==> flow/design.v <==
`timescale 1ns/1ps
module sync_fifo #(
  parameter integer DATA_W = 8,
  parameter integer DEPTH  = 16
)(
  input  wire                  clk_i,
  input  wire                  rst_ni,        
  input  wire                  wr_en_i,
  input  wire [DATA_W-1:0]     wr_data_i,
  output wire                  full_o,
  output reg                   overflow_o,
  input  wire                  rd_en_i,
  output reg  [DATA_W-1:0]     rd_data_o,
  output wire                  empty_o,
  output reg                   underflow_o,
  output wire [31:0]           count_o        
);
  function integer clog2; input integer v; integer i; begin
    v = v-1; for (i=0; v>0; i=i+1) v=v>>1; clog2=i;
  end endfunction
  localparam integer A_W = clog2(DEPTH);             
  reg [A_W:0] wptr, rptr;                             
  wire [A_W-1:0] waddr = wptr[A_W-1:0];
  wire [A_W-1:0] raddr = rptr[A_W-1:0];
  reg [DATA_W-1:0] mem [0:DEPTH-1];
  assign empty_o = (wptr == rptr);
  assign full_o  = (wptr[A_W]     != rptr[A_W]) &&
                   (wptr[A_W-1:0] == rptr[A_W-1:0]);
  assign count_o = (wptr - rptr);  
  always @(posedge clk_i or negedge rst_ni) begin
    if (!rst_ni) begin
      wptr       <= { (A_W+1){1'b0} };
      overflow_o <= 1'b0;
    end else begin
      overflow_o <= 1'b0;
      if (wr_en_i) begin
        if (!full_o) begin
          mem[waddr] <= wr_data_i;
          wptr       <= wptr + {{A_W{1'b0}},1'b1};
        end else begin
          overflow_o <= 1'b1;  
        end
      end
    end
  end
  always @(posedge clk_i or negedge rst_ni) begin
    if (!rst_ni) begin
      rptr        <= { (A_W+1){1'b0} };
      rd_data_o   <= { DATA_W{1'b0} };
      underflow_o <= 1'b0;
    end else begin
      underflow_o <= 1'b0;
      if (rd_en_i) begin
        if (!empty_o) begin
          rd_data_o <= mem[raddr];
          rptr      <= rptr + {{A_W{1'b0}},1'b1};
        end else begin
          underflow_o <= 1'b1;  
        end
      end
    end
  end
endmodule
# ---- From RTL to reports: sync_fifo
# The steps from the RTL of sync_fifo to its reports follow in flow order.
# Line numbers count from 1 in the design file above.
# Operators: Yosys type, input widths -> output width; for muxes data width and select width s.
# Library cell names are shortened.
# The mark - stands for no value.
dict set report design {
  design {sync_fifo}
  clock_port {clk_i}
  lib {sky130hd}
  lib_corner {tt_025C_1v80}
}

# ---- Word-level counts
# Source: Yosys, flattened and elaborated. Widths are those after wreduce. Registers that Yosys merges into a memory's read port (data or address) are not register bits. Print and check cells do not count. Equal cells are merged and count once.
dict set report classes {
  equal 33
  reduce_logical 21
  n_mux 5
  add_sub_neg 3
  logic 2
}
# operator count
set ops {}
lappend ops {{$pmux 8 s16} 1}
lappend ops {{$eq 4x4->1 const B} 16}
lappend ops {{$reduce_and 4->1} 16}
lappend ops {{$eq 4x3->1 const B} 8}
lappend ops {{$eq 4x2->1 const B} 4}
lappend ops {{$add 5x1->5 const B} 2}
lappend ops {{$eq 4x1->1 const B} 2}
lappend ops {{$logic_not 4->1} 2}
lappend ops {{$sub 5x5->6} 1}
lappend ops {{$eq 5x5->1} 1}
lappend ops {{$reduce_and 2->1} 2}
lappend ops {{$eq 4x4->1} 1}
lappend ops {{$mux 1} 4}
lappend ops {{$not 1->1} 2}
lappend ops {{$ne 1x1->1} 1}
lappend ops {{$logic_and 1x1->1} 1}
dict set report bits {
  inputBits 12
  word_cells 85
  output_inout_bits 44
  register_bits 148
}

# ---- Longest topological paths
# Depth = most cells in a row (Yosys ltp): at word level without a register or memory, in the mapped netlist without a sequential cell, where the memories' decode and read muxes count.
dict set report depth {
  depth_word 4
  abc_area 0
  ltp_mapped 9
  mapped_depth_nobuf 7
}

# ---- Netlist
# The flow's flattened synthesis, as Yosys stat reports it; memories are mapped. The netlist is that of the ABC_AREA named above (0 if unset); the other value can give another one.
dict set report mapped {
  buf_cells 53
  seq_area_um2 4344.2
  yosys_area_um2 6287.3
  ffs 148
  cell_count 447
}
# cell_type count area_total_um2
set types {}
lappend types {edfxtp_1 128 3.84E+03}
lappend types {dfrtp_1 20 500.48}
lappend types {buf_4 26 195.187}
lappend types {ha_1 13 162.656}
lappend types {a221oi_1 12 105.101}
lappend types {nand2_1 28 105.101}
lappend types {mux2i_1 10 100.096}
lappend types {o21ai_0 19 95.091}
lappend types {a32oi_1 10 87.584}
lappend types {xnor2_1 10 87.584}
lappend types {nor2_1 20 75.072}
lappend types {a21oi_1 13 65.062}
lappend types {a22oi_1 8 60.058}
lappend types {nand3_1 11 55.053}
lappend types {a211oi_1 7 52.55}
lappend types {inv_1 13 48.797}
lappend types {buf_2 9 45.043}
lappend types {mux2_2 4 45.043}
# Not listed: further types 30, cells in them 86.

# ---- Worst setup path after synthesis
# Path of least setup slack by OpenSTA after synthesis, without wires, with an ideal clock, recovery checks aside; 20% of the period is set as input and as output delay. Where synthesis merged equal registers, the netlist keeps one of their names.
dict set report synth_path {
  path_type {register -> output}
  start {register rptr[2]}
  end {output port count_o[10]}
  period_ns 4.06
  output_delay_ns 0.812
  path_buffers 2
  path_delay_ns 2.727
  path_slack_ns 0.521
  driving_pins 9
  required_time_ns 3.248
  arrival_time_ns 2.727
  period_less_setup_slack_ns 3.539
}
# "path_delay_ns" = arrival - input delay + setup time.
# At an output port there is no setup time.
# "driving_pins": output pins that drive a net of the path, with the launching flip-flop's if there is one; two outputs of one cell count as two.
# "period_less_setup_slack_ns" is the clock period less the worst setup slack; recovery checks do not enter. This is arithmetic on one report: input and output delays are still those of the set period (20% each).
# Between the ends stands the longest chain of elaborated cells between them, by number of cells; it is not shown to be the way that was timed. Of several equally long chains one is given.
# Each line given opens the expression or statement behind the cell; cells for indexed reads and writes are added by Yosys, which also makes memories of some case tables.
dict set report synth_via {
  path_cell_list {dfrtp_1 buf_2 inv_1 ha_1 o21ai_0 nand2b_1 a21o_1 a21oi_1 buf_4}
  elab_chain_len 1
  cone_cells 1
  lines_between 1
}
# item line_no
set synth_lines {}
lappend synth_lines {{start: declaration} 22} ;# reg [A_W:0] wptr, rptr;
lappend synth_lines {{start: assignment} 48} ;# rptr        <= { (A_W+1){1'b0} };
lappend synth_lines {{start: assignment} 56} ;# rptr      <= rptr + {{A_W{1'b0}},1'b1};
lappend synth_lines {{$sub 5x5->6} 29} ;# assign count_o = (wptr - rptr);
lappend synth_lines {{end: declaration} 16} ;# output wire [31:0]           count_o
# Some nets on the timed path still bear RTL names; the line given drives or declares the net.
# signal line_no
set synth_nets {}
lappend synth_nets {count_o[5] 29}

# ---- Timing after layout
# From the final timing report of run 1: the path of least setup slack in the routed layout; clock arrival at registers is part of the times.
dict set report layout_path {
  path_type {register -> output}
  start {register rptr[1]}
  end {output port count_o[4]}
  arrival_time_ns 2.21
  output_delay_ns 0.48
  path_buffers 4
  driving_pins 10
  period_ns 2.39
  path_slack_ns -0.30
  required_time_ns 1.91
}
# Between the ends stands the longest chain of elaborated cells between them, by number of cells; it is not shown to be the way that was timed. Of several equally long chains one is given.
dict set report layout_via {
  path_cell_list {dfrtp_1 buf_4 buf_6 buf_6 fa_2 inv_2 a21o_1 a21oi_2 xnor2_1 buf_2}
  elab_chain_len 1
  cone_cells 1
  lines_between 1
}
# item line_no
set layout_lines {}
lappend layout_lines {{start: declaration} 22} ;# reg [A_W:0] wptr, rptr;
lappend layout_lines {{start: assignment} 48} ;# rptr        <= { (A_W+1){1'b0} };
lappend layout_lines {{start: assignment} 56} ;# rptr      <= rptr + {{A_W{1'b0}},1'b1};
lappend layout_lines {{$sub 5x5->6} 29} ;# assign count_o = (wptr - rptr);
lappend layout_lines {{end: declaration} 16} ;# output wire [31:0]           count_o

; Record of 2 stored runs of the RTL-to-layout flow on sync_fifo, platform sky130hd. The runs are unordered. Constraints: input delay and output delay 20% of the set period each, output load 0.01 pF.
; By "period_reached_ns" is meant the clock period of the run minus its worst setup slack. This is arithmetic on one report: input and output delays are still those of the set period (20% each).
; "worst_path_allowed_less_slack_ns": the worst setup path's part of the clock period (all of it between registers, 20% less for each end at a port) less its slack. A launch clock that arrives late makes it longer, a capture clock that arrives late makes it shorter.
; "design_power_mw" rests on the timing tool's default activity at the inputs, not on a simulated workload.

[run 1: settings]
period_ns = 2.39
CORE_UTILIZATION = 61
PLACE_DENSITY_LB_ADDON = 0.17
CORE_MARGIN = 8
GPL_TIMING_DRIVEN = 1
CTS_CLUSTER_DIAMETER = 280
CAP_MARGIN = 40
SLEW_MARGIN = 15
MAX_ROUTING_LAYER = met5
[run 1: results]
period_reached_ns = 2.687
worstSetupSlack_ns = -0.297
ys_area_um2 = 6287.3
worst_path_allowed_less_slack_ns = 2.21
worst_path_kind = register -> output
design_power_mw = 11.026
post_route_util_frac = 0.764
layout_stdcell_area_um2 = 7780.0
hold_worst_slack_ns = 0.485
total_die_area_um2 = 13812.1
tns_setup_ns = -8.366

[run 2: settings]
period_ns = 3.05
CAP_MARGIN = 20
CORE_MARGIN = 2
CORE_UTILIZATION = 40
SLEW_MARGIN = 20
[run 2: results]
layout_stdcell_area_um2 = 7568.5
design_power_mw = 8.059
ys_area_um2 = 6287.3
worstSetupSlack_ns = 0.116
total_die_area_um2 = 16736.6
worst_path_allowed_less_slack_ns = 2.32
worst_path_kind = register -> output
post_route_util_frac = 0.496
tns_setup_ns = 0.000
period_reached_ns = 2.934
hold_worst_slack_ns = 0.476
